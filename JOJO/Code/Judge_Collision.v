==> flow/design.v <==
module Judge_Collision(
    input clk, rst,
	input [9:0] jojo_x, jojo_y,      			
	input [9:0] mask_crazy_x, mask_crazy_y, 	
	input [9:0] mask_top_x, mask_top_y,  		
	input [9:0] mask_bottom_x, mask_bottom_y,	
	output reg collision           				
);
always @(posedge clk or posedge rst) begin
    collision = 0;
    if(rst)
	   collision = 0;
	else begin
        if((mask_crazy_x + 32 > jojo_x + 14 && mask_crazy_x < jojo_x + 22 && mask_crazy_y + 15 > jojo_y && mask_crazy_y < jojo_y + 20))
            collision = 1;
        if((mask_top_x + 32 > jojo_x + 14 && mask_top_x < jojo_x + 22 && mask_top_y + 15 > jojo_y && mask_top_y < jojo_y + 20))
            collision = 1;
        if((mask_bottom_x + 32 > jojo_x + 14 && mask_bottom_x < jojo_x + 22 && mask_bottom_y + 15 > jojo_y && mask_bottom_y < jojo_y + 20))
            collision = 1;
	end
end
endmodule
# From RTL to reports: Judge_Collision
# What the tools print for Judge_Collision, step after step.
# Line numbers count from 1 in the design file above.
# Operators carry their Yosys type and port widths (W data, S select, Z words).
# A cell with - has no value.
# setup
design,Judge_Collision
clock,clk
library,sky130hd
lib_corner,tt_025C_1v80

# Word level
# Counts by Yosys on the flattened word-level netlist (proc, flatten, opt, wreduce; memories kept). Register bits leave out memories and registers merged into their read ports (data or address); mux counts leave out enables and synchronous resets folded into registers. Print and check cells are left out. Cells with the same type and inputs are merged into one.
# bits
memories,0
clocked_rd_ports_x_width,0
in_bits,82
latch_bits,0
rom_bits,0
mem_bits_rw,0
ff_bits,1
# classes
n_eq,0
shift,0
mux,3
n_reduce_logical,9
addsub,9
n_div,0
n_cmp,12
logic,0
mul,0
# ops
operator,n
$lt A10 B32 Y1,4
$gt A11 B32 Y1,2
$add A10 B4 Y11 const B,4
$add A10 B6 Y11 const B,3
$gt A11 B10 Y1,3
$lt A10 B11 Y1,2
$add A10 B5 Y11 const B,2
$gt A11 B11 Y1,1
$logic_and A1 B1 Y1,9
$mux W1,3

# Depth
# Depth = most cells in a row (Yosys ltp): at word level without a register or memory, in the mapped netlist without a sequential cell, where the memories' decode and read muxes count.
# depth
word_depth,8
abc_area,1
mapped_depth,20
depth_no_buf,20

# Synthesis result
# Yosys stat after the flow's synthesis: flattened, memories mapped to cells. It holds for the ABC_AREA given above (unset counts as 0); a run with the other value may have another netlist.
# The area totals of this step are shown rounded.
# synth_totals
flip_flops,1
area_um2,3909
cells,627
# types
type,n,area_total_um2
sky130_fd_sc_hd__ha_1,110,1376.32
sky130_fd_sc_hd__nand2_1,141,529.258
sky130_fd_sc_hd__inv_1,91,341.578
sky130_fd_sc_hd__xor2_1,32,280.269
sky130_fd_sc_hd__nor2_1,58,217.709
sky130_fd_sc_hd__nand3_1,43,215.206
sky130_fd_sc_hd__a21oi_1,41,205.197
sky130_fd_sc_hd__nand4_1,16,100.096
sky130_fd_sc_hd__xnor2_1,10,87.584
sky130_fd_sc_hd__o21ai_0,12,60.058
sky130_fd_sc_hd__nand3b_1,7,52.55
sky130_fd_sc_hd__nand2_2,8,50.048
sky130_fd_sc_hd__o21bai_1,5,37.536
sky130_fd_sc_hd__nor3_1,7,35.034
sky130_fd_sc_hd__inv_2,8,30.029
sky130_fd_sc_hd__o211ai_1,4,30.029
sky130_fd_sc_hd__dfrtp_1,1,25.024
sky130_fd_sc_hd__nor2_2,4,25.024
# Other cell types: 18; their cells: 29.

# Path before layout
# Source: OpenSTA report_checks on the synthesized netlist (no wires, ideal clock, input and output delay 20% of the period each), path of least setup slack; recovery checks are left aside. Register names are those of the netlist, which keeps one name where synthesis merged equal registers.
# synth_timing
path_type,input to register
from,input port mask_crazy_y[0]
to,register collision
launch_ps,884
arrival_ps,2598
clock_period_ps,4420
path_delay_ps,1839
path_slack_ps,1697
path_stages,19
input_delay_ps,884
synth_period_reached_ps,2723
# "path_delay_ps" is the arrival time less input delay plus setup time.
# "path_stages" counts driving pins, that of a launching flip-flop among them; a cell with two outputs on the path counts twice.
# "synth_period_reached_ps" = period - worst setup slack (recovery checks aside). The figure is calculated, with input and output delays left at 20% of the set period.
# Between the ends stands the longest chain of elaborated cells between them, by number of cells; it is not shown to be the way that was timed. Of several equally long chains one is given.
# Each line given opens the expression or statement behind the cell; cells for indexed reads and writes are added by Yosys, which also makes memories of some case tables.
# A register here has more assigning lines than the two given.
# synth_via
cell_sequence,sky130_fd_sc_hd__inv_1 -> sky130_fd_sc_hd__ha_1 -> sky130_fd_sc_hd__nand2_1 -> sky130_fd_sc_hd__nand2_1 -> sky130_fd_sc_hd__nor2_1 -> sky130_fd_sc_hd__nand2_1 -> sky130_fd_sc_hd__xor2_1 -> sky130_fd_sc_hd__inv_1 -> sky130_fd_sc_hd__ha_1 -> sky130_fd_sc_hd__a21oi_1 -> sky130_fd_sc_hd__o21ai_0 -> sky130_fd_sc_hd__a21oi_1 -> sky130_fd_sc_hd__nand2_1 -> sky130_fd_sc_hd__nand2_1 -> sky130_fd_sc_hd__nand2_1 -> sky130_fd_sc_hd__nand2_1 -> sky130_fd_sc_hd__inv_1 -> sky130_fd_sc_hd__nand4_1 -> sky130_fd_sc_hd__nand3_1
elab_chain_cells,7
cells_between,8
lines_between,3
# synth_lines
element,line,source
start: declaration,4,"input [9:0] mask_crazy_x, mask_crazy_y,"
$add A10 B4 Y11,14,if((mask_crazy_x + 32 > jojo_x + 14 && mask_crazy_x < jojo_x + 22 && mask_crazy_y + 15 > jojo_y && mask_crazy_ ...
$gt A11 B10 Y1,14,
$logic_and A1 B1 Y1 x2,14,
$mux W1,14,
$mux W1,16,if((mask_top_x + 32 > jojo_x + 14 && mask_top_x < jojo_x + 22 && mask_top_y + 15 > jojo_y && mask_top_y < jojo ...
$mux W1,18,if((mask_bottom_x + 32 > jojo_x + 14 && mask_bottom_x < jojo_x + 22 && mask_bottom_y + 15 > jojo_y && mask_bot ...
end: assignment,17,collision = 1;
end: assignment,19,collision = 1;
end: declaration,7,output reg collision

# Path in the finished layout
# Path of least setup slack in the final report of job 1 (OpenROAD, finished layout, wires in). Where an end is a register, its clock arrival counts in the times.
# The report prints the path's times to 10 ps; the period is as set.
# layout_timing
path_type,input to register
from,input port mask_bottom_y[2]
to,register collision
path_slack_ps,270
launch_ps,610
path_stages,17
input_delay_ps,610
arrival_ps,2700
clock_period_ps,3040
# Between the ends stands the longest chain of elaborated cells between them, by number of cells; it is not shown to be the way that was timed. Of several equally long chains one is given.
# A register here has more assigning lines than the two given.
# layout_via
cell_sequence,sky130_fd_sc_hd__clkbuf_4 -> sky130_fd_sc_hd__nor2_4 -> sky130_fd_sc_hd__nand2_2 -> sky130_fd_sc_hd__or2_4 -> sky130_fd_sc_hd__nand2_4 -> sky130_fd_sc_hd__buf_6 -> sky130_fd_sc_hd__nor3_4 -> sky130_fd_sc_hd__buf_4 -> sky130_fd_sc_hd__xor2_1 -> sky130_fd_sc_hd__ha_1 -> sky130_fd_sc_hd__nand3_2 -> sky130_fd_sc_hd__o21bai_4 -> sky130_fd_sc_hd__a21oi_2 -> sky130_fd_sc_hd__nand3_1 -> sky130_fd_sc_hd__nor2_1 -> sky130_fd_sc_hd__nand2_1 -> sky130_fd_sc_hd__nand3_2
elab_chain_cells,5
cells_between,6
lines_between,1
# layout_lines
element,line,source
start: declaration,6,"input [9:0] mask_bottom_x, mask_bottom_y,"
$add A10 B4 Y11,18,if((mask_bottom_x + 32 > jojo_x + 14 && mask_bottom_x < jojo_x + 22 && mask_bottom_y + 15 > jojo_y && mask_bot ...
$gt A11 B10 Y1,18,
$logic_and A1 B1 Y1 x2,18,
$mux W1,18,
end: assignment,17,collision = 1;
end: assignment,19,collision = 1;
end: declaration,7,output reg collision

# Stored flow runs of Judge_Collision (2 of them; Yosys, OpenROAD, sky130hd). They differ in their settings and are not a sequence. Constraints: input delay and output delay 20% of the set period each, output load 0.01 pF.
# By "clock_period_reached_ps" is meant the clock period of the run minus its worst setup slack. This is arithmetic on one report: input and output delays are still those of the set period (20% each).
# "worst_path_allowed_less_slack_ps" is the time allowed to the run's worst setup path (the clock period less input and output delay, where it has them) less its slack. Clock arrival times count: a late capture clock shortens it, a late launch clock lengthens it.
# "power.total_uw": no workload was simulated; the value follows from the tool's default switching activity.
# "worst_path_allowed_less_slack_ps" is given in steps of 10 ps.
# Measured values are rounded.
# Settings: n/a = not set for that run.
run name,period_ns,CORE_UTILIZATION,SETUP_SLACK_MARGIN,PLACE_DENSITY_LB_ADDON,HOLD_SLACK_MARGIN,CORE_MARGIN,CELL_PAD_IN_SITES_DETAIL_PLACEMENT,TNS_END_PERCENT,ABC_AREA,GPL_TIMING_DRIVEN,GPL_ROUTABILITY_DRIVEN,MIN_ROUTING_LAYER,MAX_ROUTING_LAYER,CAP_MARGIN,SLEW_MARGIN,CORE_ASPECT_RATIO,CTS_CLUSTER_SIZE,CTS_CLUSTER_DIAMETER,worst_path_allowed_less_slack_ps,critical_path_kind,clock_period_reached_ps,final_stdcell_area_um2,fin_ws_ps,setup_tns_ps,power.total_uw,synth_chip_area_um2,die_area_um2,final_util_pct
job 1,3.04,17,0.09,0.1,0.05,9,2,10,1,0,1,met1,met5,20,20,n/a,n/a,n/a,2160,input to register,2769,5652,271,0,945.3,3909,28780,25.0
job 2,1.78,28,0.06,0.16,n/a,2,0,n/a,n/a,n/a,1,met1,n/a,20,20,1.29,35,291,2390,input to register,2744,6400,-964,-964,1937,3627,13890,50.2

==> flow/design.v <==
module B2BCD(
	input clk, reset,                
	input start,              
	input [13:0] in,          
	output reg [3:0] bcd3, bcd2, bcd1, bcd0
);
reg state_reg, state_next;                                
reg [13:0] input_reg, input_next;                           
reg [3:0] count_reg, count_next;                            
reg [3:0] bcd_3_next, bcd_2_next, bcd_1_next, bcd_0_next;   
wire [3:0] bcd_3_temp, bcd_2_temp, bcd_1_temp, bcd_0_temp;  
localparam idle = 1'b0, convert = 1'b1;
always @(posedge clk or posedge reset)
	if (reset) begin
		state_reg <= idle;
		input_reg <= 0;
		count_reg <= 0;
		bcd3 <= 0;
		bcd2 <= 0;
		bcd1 <= 0;
		bcd0 <= 0;
	end
	else begin
		state_reg <= state_next;
		input_reg <= input_next;
		count_reg <= count_next;
		bcd3 <= bcd_3_next;
		bcd2 <= bcd_2_next;
		bcd1 <= bcd_1_next;
		bcd0 <= bcd_0_next;
	end
always @* begin
	state_next = state_reg;
	input_next = input_reg;
	count_next = count_reg;
	bcd_0_next = bcd0;
	bcd_1_next = bcd1;
	bcd_2_next = bcd2;
	bcd_3_next = bcd3;
	case (state_reg)
	idle: begin
		if (start) begin
			state_next = convert; 
			bcd_0_next = 0;       
			bcd_1_next = 0;
			bcd_2_next = 0;
			bcd_3_next = 0;
			count_next = 0;      
			input_next = in;      
		end
	end
	convert: begin
		input_next = input_reg << 1;                     
		bcd_0_next = {bcd_0_temp[2:0], input_reg[13]}; 
		bcd_1_next = {bcd_1_temp[2:0], bcd_0_temp[3]};   
		bcd_2_next = {bcd_2_temp[2:0], bcd_1_temp[3]};   
		bcd_3_next = {bcd_3_temp[2:0], bcd_2_temp[3]};   
		count_next = count_reg + 1;
		if (count_next== 14)
			state_next = idle;
	end
	endcase
end
assign bcd_0_temp = (bcd0 > 4) ? bcd0 + 3 : bcd0;
assign bcd_1_temp = (bcd1 > 4) ? bcd1 + 3 : bcd1;
assign bcd_2_temp = (bcd2 > 4) ? bcd2 + 3 : bcd2;
assign bcd_3_temp = (bcd3 > 4) ? bcd3 + 3 : bcd3;
endmodule
Step by step through the tools: B2BCD
Tool output for the design above, in the order of the flow. Line numbers count from 1 in the design file above. Library cell names are shortened. A cell with -- has no value.

Design top: B2BCD. Clock input: clk. Standard-cell library: sky130hd. Library corner: tt_025C_1v80.

Word-level counts
Source: Yosys, flattened and elaborated, memories not mapped. Widths are those after wreduce. Registers that Yosys merges into a memory's read port (data or address) are not register bits. Print and check cells do not count. Equal cells are merged and count once.

For flip-flop bits (word level) the number is 35. The figure for output and inout port bits is 16.

$add $sub $neg: 5. The figure for $lt $le $gt $ge is 4. The figure for equal/unequal tests is 2. For multiplexer cells the number is 15. Bitwise gates (word level): 1.

Operator list (number): parallel mux 4 bit (select 2 bit) (5); parallel mux 14 bit (select 2 bit) (1); > comparator 4 x 3 -> 1 bit with constant B (4); two-way mux 4 bit (4); two-way mux 14 bit (1); adder 4 x 2 -> 4 bit with constant B (3); adder 4 x 1 -> 4 bit with constant B (1); == test 4 bit with constant B (1); adder 3 x 2 -> 3 bit with constant B (1); two-way mux 3 bit (1); != test 2 bit with constant B (1); parallel mux 1 bit (select 2 bit) (1); two-way mux 1 bit (2); inverter 1 bit (1).

Logic depth
Depth = most cells in a row (Yosys ltp): at word level without a register or memory, in the mapped netlist without a sequential cell, where the memories' decode and read muxes count.

For depth in word-level cells the number is 4. ABC_AREA: 0. The entry for mapped depth reads 5. The entry for mapped depth without buffers reads 5.

Synthesis result
Yosys stat after the flow's synthesis: flattened, memories mapped to cells. It holds for the ABC_AREA given above (unset counts as 0); a run with the other value may have another netlist. Totals and module areas in this step are rounded.

Cells by type: dfrtp_1 (number 35, total area 875.84 µm²); mux2i_1 (number 15, total area 150.144 µm²); o21ai_0 (number 29, total area 145.139 µm²); nand2_1 (number 22, total area 82.579 µm²); ha_1 (number 6, total area 75.072 µm²); a31o_2 (number 6, total area 52.55 µm²); inv_1 (number 11, total area 41.29 µm²); or3_1 (number 6, total area 37.536 µm²); buf_2 (number 7, total area 35.034 µm²); nand3_1 (number 7, total area 35.034 µm²); nor2b_1 (number 5, total area 31.28 µm²); nor3_1 (number 6, total area 30.029 µm²); nor3b_1 (number 4, total area 30.029 µm²); or4_1 (number 3, total area 22.522 µm²); a311o_1 (number 2, total area 20.019 µm²); o311ai_0 (number 2, total area 17.517 µm²); nor2_1 (number 4, total area 15.014 µm²); and3_1 (number 2, total area 12.512 µm²).

Other cell types: 12; their cells: 14.

For cell count the number is 186. Under cell area after synthesis stands 1800 µm². Under flip-flops stands 35. Under buffers stands 10.

Timing after synthesis
OpenSTA on the mapped netlist: ideal clock, no wires. The path of least setup slack (recovery checks aside). Input and output delay are each 20% of the period. Register names are those of the netlist, which keeps one name where synthesis merged equal registers.

Path kind: reg2reg. Start: reg bcd2[0]. End: reg bcd2[1]. Period: 2.12 ns. Under arrival stands 1.281 ns. The entry for required time reads 2.000 ns. Slack: 0.719 ns. For delay of the path the number is 1.401 ns. Stages: 6. Buffers on the path: 0. For synthesis period reached the number is 1.401 ns.

"delay of the path" = arrival - input delay + setup time. "stages" counts driving pins, that of a launching flip-flop among them; a cell with two outputs on the path counts twice. "synthesis period reached" is the clock period less the worst setup slack; recovery checks do not enter. This is arithmetic on one report: input and output delays are still those of the set period (20% each). The rows between start and end are the longest chain of elaborated cells between them; the timing report does not say that the signal goes this way. Where chains are equally long, one stands for them. Each line given opens the expression or statement behind the cell; cells for indexed reads and writes are added by Yosys, which also makes memories of some case tables.

Cell sequence: dfrtp_1 inv_1 ha_1 nor2b_1 or3_1 a31o_2. For length of the longest elaborated chain the number is 3. The entry for elaborated cells on any way between the ends reads 4. The figure for RTL lines with such cells is 2. Those cells by class: add/sub (1); compare (1); mux (2).

Ends and longest elaborated chain, post-synthesis: start: declaration (line 5) `output reg [3:0] bcd3, bcd2, bcd1, bcd0`; start: assignment (line 19) `bcd2 <= 0;`; start: assignment (line 28) `bcd2 <= bcd_2_next;`; adder 4 x 2 -> 4 bit (line 66) `assign bcd_2_temp = (bcd2 > 4) ? bcd2 + 3 : bcd2;`; two-way mux 4 bit (line 66); parallel mux 4 bit (select 2 bit) (line 40) `case (state_reg)`; end: assignment (line 19); end: assignment (line 28); end: declaration (line 5).

Timing after layout
From the final timing report of run A: the path of least setup slack in the routed layout; clock arrival at registers is part of the times.

Path kind: reg2reg. Start: reg bcd2[0]. End: reg bcd2[1]. Period: 1.25 ns. Under arrival stands 1.59 ns. The entry for required time reads 1.44 ns. Slack: -0.15 ns. Stages: 7. Buffers on the path: 1.

The rows between start and end are the longest chain of elaborated cells between them; the timing report does not say that the signal goes this way. Where chains are equally long, one stands for them.

Cell sequence: dfrtp_1 buf_6 inv_4 ha_4 nor2b_2 or3_1 a31o_2. For length of the longest elaborated chain the number is 3. The entry for elaborated cells on any way between the ends reads 4. The figure for RTL lines with such cells is 2. Those cells by class: add/sub (1); compare (1); mux (2).

Ends and longest elaborated chain, after layout: start: declaration (line 5) `output reg [3:0] bcd3, bcd2, bcd1, bcd0`; start: assignment (line 19) `bcd2 <= 0;`; start: assignment (line 28) `bcd2 <= bcd_2_next;`; adder 4 x 2 -> 4 bit (line 66) `assign bcd_2_temp = (bcd2 > 4) ? bcd2 + 3 : bcd2;`; two-way mux 4 bit (line 66); parallel mux 4 bit (select 2 bit) (line 40) `case (state_reg)`; end: assignment (line 19); end: assignment (line 28); end: declaration (line 5).

Measured results for B2BCD: 2 stored runs of the Yosys and OpenROAD flow on sky130hd. The settings differ; the order carries no meaning. The constraints put input and output delay at 20% of the set period each and load the outputs with 0.01 pF. "reached clock period" = clock period - worst setup slack. The figure is calculated, with input and output delays left at 20% of the set period. "worst setup path time": the worst setup path's part of the clock period (all of it between registers, 20% less for each end at a port) less its slack. A launch clock that arrives late makes it longer, a capture clock that arrives late makes it shorter. By "overall power" is meant OpenSTA's value without simulated activity: inputs other than the clock are taken to toggle once in ten clock periods, and the tool carries that through the logic. The results are shown rounded.

Files of run A:
==> flow/run.sh <==
#!/bin/bash
# the make line also repeats the synthesis and layout settings of config.mk as NAME=value (left out here)
make -C /OpenROAD-flow-scripts/flow DESIGN_CONFIG=/design/flow/config.mk WORK_HOME=/design/flow/orfs CLKGATE_MAP_FILE= finish
==> flow/config.mk <==
export PLATFORM = sky130hd
export DESIGN_NAME = B2BCD
export DESIGN_NICKNAME = B2BCD
export VERILOG_FILES = /design/flow/design.v
export SDC_FILE = /design/flow/constraint.sdc
export NUM_CORES = 4
export LEC_CHECK = 0
export CAP_MARGIN = 20
export CELL_PAD_IN_SITES_DETAIL_PLACEMENT = 2
export CELL_PAD_IN_SITES_GLOBAL_PLACEMENT = 0
export CORE_MARGIN = 8
export CORE_UTILIZATION = 24
export CTS_CLUSTER_SIZE = 55
export GPL_ROUTABILITY_DRIVEN = 1
export GPL_TIMING_DRIVEN = 0
export PLACE_DENSITY_LB_ADDON = 0.1
export SETUP_SLACK_MARGIN = 0.03
export SLEW_MARGIN = 20
==> flow/constraint.sdc <==
create_clock -name core_clock -period 1.25 [get_ports {clk}]
set_input_delay 0.2500 -clock core_clock [delete_from_list [all_inputs] [get_ports {clk}]]
set_output_delay 0.2500 -clock core_clock [all_outputs]
set_load 0.01 [all_outputs]

Results of run A. For the utilization after layout the run shows 38 %. The measured reached clock period is 1.403 ns. The synthesis area is 1800 µm². The standard-cell area after layout is 2700 µm². The total negative slack on setup checks comes to -1.0 ns. For the die area the run shows 11000 µm². The worst setup path time is 1.40 ns. Critical path type: reg2reg. For the overall power the run shows 7.2 mW. The worst slack on setup checks is -0.15 ns.

Files of run B:
==> flow/run.sh <==
#!/bin/bash
# the make line also repeats the synthesis and layout settings of config.mk as NAME=value (left out here)
make -C /OpenROAD-flow-scripts/flow DESIGN_CONFIG=/design/flow/config.mk WORK_HOME=/design/flow/orfs CLKGATE_MAP_FILE= finish
==> flow/config.mk <==
export PLATFORM = sky130hd
export DESIGN_NAME = B2BCD
export DESIGN_NICKNAME = B2BCD
export VERILOG_FILES = /design/flow/design.v
export SDC_FILE = /design/flow/constraint.sdc
export NUM_CORES = 4
export LEC_CHECK = 0
export CAP_MARGIN = 20
export CORE_MARGIN = 2
export CORE_UTILIZATION = 69
export CTS_CLUSTER_SIZE = 29
export GPL_ROUTABILITY_DRIVEN = 1
export MAX_ROUTING_LAYER = met4
export PLACE_DENSITY_LB_ADDON = 0.14
export SETUP_SLACK_MARGIN = -0.01
export SLEW_MARGIN = 40
export TNS_END_PERCENT = 65
==> flow/constraint.sdc <==
create_clock -name core_clock -period 1.01 [get_ports {clk}]
set_input_delay 0.2020 -clock core_clock [delete_from_list [all_inputs] [get_ports {clk}]]
set_output_delay 0.2020 -clock core_clock [all_outputs]
set_load 0.01 [all_outputs]

Outcome of run B: stopped before the end: placement reported DPL-0033.
